==> flow/design.v <==
module axi4_to_ahb_vga(
    input                   clk     ,
    input                   rst_n   ,
    input   logic   [3:0]   arid    ,  
    input   logic   [31:0]  araddr  ,
    input   logic   [7:0]   arlen   ,
    input   logic   [2:0]   arsize  ,
    input   logic   [1:0]   arburst ,
    input   logic           arvalid ,
    output  logic           arready ,
    output  logic   [63:0]  rdata   ,
    output  logic   [1:0]   rresp   ,
    output  logic           rvalid  ,
    output  logic           rlast   ,
    output  logic   [31:0]  ahb_haddr   ,
    output  logic   [2:0]   ahb_hburst  ,
    output  logic   [3:0]   ahb_hprot   ,
    output  logic   [2:0]   ahb_hsize   ,
    output  logic   [1:0]   ahb_htrans  ,
    output  logic           ahb_hwrite  ,
    output  logic   [63:0]  ahb_hwdata  ,
    input   logic   [63:0]  ahb_hrdata  ,
    input   logic           ahb_hready  ,
    input   logic           ahb_hresp
);
assign rresp = 'b0;
parameter IDLE = 2'b00;
parameter ADDR = 2'b01;
parameter DATA = 2'b10;
logic [1:0] state_q,state_d;
logic s_axi4_ar_hdshk;
logic [7:0] addr_intr_cnt_q,addr_intr_cnt_d;
logic [31:0] ahb_addr_q,ahb_addr_d;
assign s_axi4_ar_hdshk = arready && arvalid;
always_ff@(posedge clk or negedge rst_n) begin : ahb_fsm_ff
    if(!rst_n) begin
        state_q <= 0;
    end else begin
        state_q <= state_d;
    end
end
always_comb begin : ahb_fsm_comb
    case(state_q)
        IDLE : state_d = s_axi4_ar_hdshk ? ADDR : IDLE;
        ADDR : state_d = ahb_hready ? DATA : ADDR;
        DATA : state_d = (addr_intr_cnt_q == 0) && ahb_hready ? IDLE : DATA;
        default : state_d = IDLE;
    endcase
end
assign addr_intr_cnt_d  = (state_q==DATA)&&ahb_hready ? addr_intr_cnt_q-1 : addr_intr_cnt_q; 
assign ahb_addr_d = (!(addr_intr_cnt_q == 0) && ahb_hready )? ahb_addr_q+8 : ahb_addr_q;  
always_ff @(posedge clk or negedge rst_n) begin : len_cnt_ff
    if(!rst_n)begin
        addr_intr_cnt_q <= 0;
    end else if(s_axi4_ar_hdshk) begin
        addr_intr_cnt_q   <= arlen;
    end else if(addr_intr_cnt_q == 0)begin
        addr_intr_cnt_q <= 0;
    end else begin
        addr_intr_cnt_q <= addr_intr_cnt_d;
    end
end
always_ff @(posedge clk or negedge rst_n) begin : addr_ff
    if(!rst_n)begin
        ahb_addr_q <= 0;
    end else if(s_axi4_ar_hdshk) begin
        ahb_addr_q <= araddr;
    end else
        ahb_addr_q <= ahb_addr_d;
end
assign ahb_haddr = ahb_addr_q;
assign arready = (state_q == IDLE);
assign ahb_htrans = (state_q == IDLE) ? 2'b00 : 2'b10;
assign ahb_hwrite   = 0;
assign ahb_hwdata   = 'b0;
assign ahb_hprot    = 'b0;
assign ahb_hsize    = 3'd3;  
assign ahb_hburst   =  3'b000;
assign rvalid = (state_q==DATA) ? ahb_hready : 0;
assign rdata  = ahb_hrdata;
assign rlast  = (addr_intr_cnt_q == 0) ;
endmodule
# From RTL to reports: axi4_to_ahb_vga
# Tool output for the design above, in the order of the flow.
# Lines are those of the file above, counted from 1.
# Cell names lack the library's common part.
# Not given: --
[setup] design="axi4_to_ahb_vga" clock="clk" library="sky130hd" pvt_corner="tt_025C_1v80"

# After elaboration
# Source: Yosys, flattened and elaborated, memories not mapped. Widths are those after wreduce. Registers that Yosys merges into a memory's read port (data or address) are not register bits. Print and check cells do not count. Equal cells are merged and count once.
[word_totals] ff_bits=42 inputBits=118 elab_cells=27
[op_classes] n_addsub=2 eq_ne=2 muxes=11 reduce_and_logical=9
[op_table] cell="two-way mux 32 bit" count=2
[op_table] cell="adder 32 x 4 -> 32 bit with constant B" count=1
[op_table] cell="two-way mux 8 bit" count=3
[op_table] cell="subtractor 8 x 1 -> 8 bit with constant B" count=1
[op_table] cell="logical NOT 8 bit" count=1
[op_table] cell="case mux 2 bit (select 3 bit)" count=1
[op_table] cell="two-way mux 2 bit" count=3
[op_table] cell="logical AND 1 bit" count=4
[op_table] cell="nonzero test 3 bit" count=1
[op_table] cell="equality test 2 x 1 -> 1 bit with constant B" count=1
[op_table] cell="equality test 2 bit with constant B" count=1
[op_table] cell="logical NOT 2 bit" count=1
[op_table] cell="nonzero test 2 bit" count=1
[op_table] cell="two-way mux 1 bit" count=2
[op_table] cell="logical NOT 1 bit" count=1

# Depth
# Yosys ltp: most cells in a row. Word level: on the elaborated netlist, between registers, memories and ports. Mapped: between sequential cells and ports; inverters and the memories' decode and read muxes count.
[logic_depth] word_depth=5 ABC_AREA=0 mapped_depth=9 ltp_nobuf=7

# Mapped cells and area
# Source: synth_stat.txt of the flow (Yosys; design flattened, memories mapped). It holds for the ABC_AREA given above (unset counts as 0); a run with the other value may have another netlist.
# Totals and module areas in this step are rounded.
[synth_totals] stdcells=427 synth_area_um2=3600 sequential_area_um2=1100 flip_flops=43 buf_cells=159
[types] cell="buf_4" count=143 type_area_um2=1073.53
[types] cell="dfrtp_1" count=42 type_area_um2=1.05E+03
[types] cell="nand2_1" count=40 type_area_um2=150.144
[types] cell="or4_1" count=16 type_area_um2=120.115
[types] cell="a31oi_1" count=18 type_area_um2=112.608
[types] cell="o31ai_1" count=15 type_area_um2=112.608
[types] cell="o21ai_0" count=21 type_area_um2=105.101
[types] cell="nor2_1" count=26 type_area_um2=97.594
[types] cell="nand4_1" count=12 type_area_um2=75.072
[types] cell="xnor2_1" count=8 type_area_um2=70.067
[types] cell="or3_1" count=10 type_area_um2=62.56
[types] cell="mux2i_1" count=4 type_area_um2=40.038
[types] cell="clkbuf_1" count=10 type_area_um2=37.536
[types] cell="ha_1" count=3 type_area_um2=37.536
[types] cell="a21oi_1" count=6 type_area_um2=30.029
[types] cell="nand3_1" count=6 type_area_um2=30.029
[types] cell="dfstp_2" count=1 type_area_um2=26.275
[types] cell="inv_1" count=7 type_area_um2=26.275
# Not listed: further types 22, cells in them 39.

# Worst setup path after synthesis
# OpenSTA on the mapped netlist: ideal clock, no wires. The path of least setup slack (recovery checks aside). Input and output delay are each 20% of the period. Register names are those of the netlist, which keeps one name where synthesis merged equal registers.
[synth_timing] path_kind="input-to-reg" start="input ahb_hready" end="register ahb_addr_q[24]" period_ns=4.81 in_delay_ns=0.962 setup_time_ns=0.082 t_first_pin_ns=0.962 arrival_ns=2.337 t_required_ns=4.728 path_slack_ns=2.391 delay_ns=1.457 driving_pins=6 period_less_setup_slack_ns=2.419
# "delay_ns" is the arrival time less input delay plus setup time.
# "driving_pins": output pins that drive a net of the path, with the launching flip-flop's if there is one; two outputs of one cell count as two.
# "period_less_setup_slack_ns" is the clock period less the worst setup slack; recovery checks do not enter. This is arithmetic on one report: input and output delays are still those of the set period (20% each).
# Between the ends stands the longest chain of elaborated cells between them, by number of cells; it is not shown to be the way that was timed. Of several equally long chains one is given.
# A line is the first line of the expression or statement that the cell stems from. Yosys adds cells for indexed reads and writes and turns some case tables into memories.
# A register here has more assigning lines than the two given.
[synth_between] path_cell_list="buf_4 > nand4_1 > a211o_1 > buf_2 > or4_1 > a31oi_1" elab_chain_cells=3 cone_cells=4 cone_lines=2 classes_between="mux: 2; reduce/logical: 2"
[synth_rtl] item="from (decl)" line=23 source="input   logic           ahb_hready  ,"
[synth_rtl] item="logical AND 1 bit" line=51 source="assign ahb_addr_d = (!(addr_intr_cnt_q == 0) && ahb_hready )? ahb_addr_q+8 : ahb_addr_q;"
[synth_rtl] item="two-way mux 32 bit" line=51
[synth_rtl] item="two-way mux 32 bit" line=66 source="end else if(s_axi4_ar_hdshk) begin"
[synth_rtl] item="to (assign)" line=67 source="ahb_addr_q <= araddr;"
[synth_rtl] item="to (assign)" line=69 source="ahb_addr_q <= ahb_addr_d;"
[synth_rtl] item="to (decl)" line=33 source="logic [31:0] ahb_addr_q,ahb_addr_d;"

# Timing after layout
# From the final timing report of flow run 1: the path of least setup slack in the routed layout; clock arrival at registers is part of the times.
[layout_timing] path_kind="reg-to-reg" start="register addr_intr_cnt_q[0]" end="register ahb_addr_q[24]" period_ns=1.75 setup_time_ns=0.07 t_first_pin_ns=0.28 arrival_ns=2.26 t_required_ns=1.96 path_slack_ns=-0.30 driving_pins=9
# Between the ends stands the longest chain of elaborated cells between them, by number of cells; it is not shown to be the way that was timed. Of several equally long chains one is given.
# A register here has more assigning lines than the two given.
[layout_between] path_cell_list="dfrtp_1 > inv_2 > ha_4 > nor4b_4 > buf_4 > a211o_1 > buf_6 > or4_4 > a31oi_1" elab_chain_cells=5 cone_cells=6 classes_between="mux: 2; reduce/logical: 4"
[layout_rtl] item="from (decl)" line=32 source="logic [7:0] addr_intr_cnt_q,addr_intr_cnt_d;"
[layout_rtl] item="from (assign)" line=56 source="addr_intr_cnt_q   <= arlen;"
[layout_rtl] item="from (assign)" line=60 source="addr_intr_cnt_q <= addr_intr_cnt_d;"
[layout_rtl] item="logical NOT 8 bit" line=51 source="assign ahb_addr_d = (!(addr_intr_cnt_q == 0) && ahb_hready )? ahb_addr_q+8 : ahb_addr_q;"
[layout_rtl] item="logical NOT 1 bit" line=51
[layout_rtl] item="logical AND 1 bit" line=51
[layout_rtl] item="two-way mux 32 bit" line=51
[layout_rtl] item="two-way mux 32 bit" line=66 source="end else if(s_axi4_ar_hdshk) begin"
[layout_rtl] item="to (assign)" line=67 source="ahb_addr_q <= araddr;"
[layout_rtl] item="to (assign)" line=69 source="ahb_addr_q <= ahb_addr_d;"
[layout_rtl] item="to (decl)" line=33 source="logic [31:0] ahb_addr_q,ahb_addr_d;"

# Module axi4_to_ahb_vga, platform sky130hd: 2 stored runs of the flow (Yosys, OpenROAD) with differing settings, in no particular order. Input and output delays are each 20% of the period that was set; the output load is 0.01 pF.
# "timing.achieved_period_ns" means the clock period less the worst setup slack. The figure is calculated, with input and output delays left at 20% of the set period.
# "worst_path_allowed_less_slack_ns" is the time allowed to the run's worst setup path (the clock period less input and output delay, where it has them) less its slack. Clock arrival times count: a late capture clock shortens it, a late launch clock lengthens it.
# The measured numbers are rounded.
run="flow run 1" settings period_ns=1.75 CORE_UTILIZATION=34 SETUP_SLACK_MARGIN=0.3 PLACE_DENSITY_LB_ADDON=0.25 HOLD_SLACK_MARGIN=0.09 CORE_ASPECT_RATIO=0.63 CELL_PAD_IN_SITES_DETAIL_PLACEMENT=0 ABC_AREA=0 GPL_TIMING_DRIVEN=1 GPL_ROUTABILITY_DRIVEN=0 CAP_MARGIN=30 SLEW_MARGIN=5 MAX_ROUTING_LAYER="met4" CORE_MARGIN=2
run="flow run 1" results synth_area_um2=3600 die_um2=11000 finish.stdcell_area_um2=4700 final_setup_ws_ns=-0.30 setup_tns_ns=-4.7 timing.achieved_period_ns=2.051 worst_path_allowed_less_slack_ns=2.05 path_kind="reg-to-reg"
run="flow run 2" settings period_ns=2.23 CAP_MARGIN=20 CORE_MARGIN=2 CORE_UTILIZATION=40 SLEW_MARGIN=20
run="flow run 2" results synth_area_um2=3600 die_um2=9700 finish.stdcell_area_um2=4000 final_setup_ws_ns=0.024 setup_tns_ns=0.000 timing.achieved_period_ns=2.206 worst_path_allowed_less_slack_ns=2.21 path_kind="reg-to-reg"
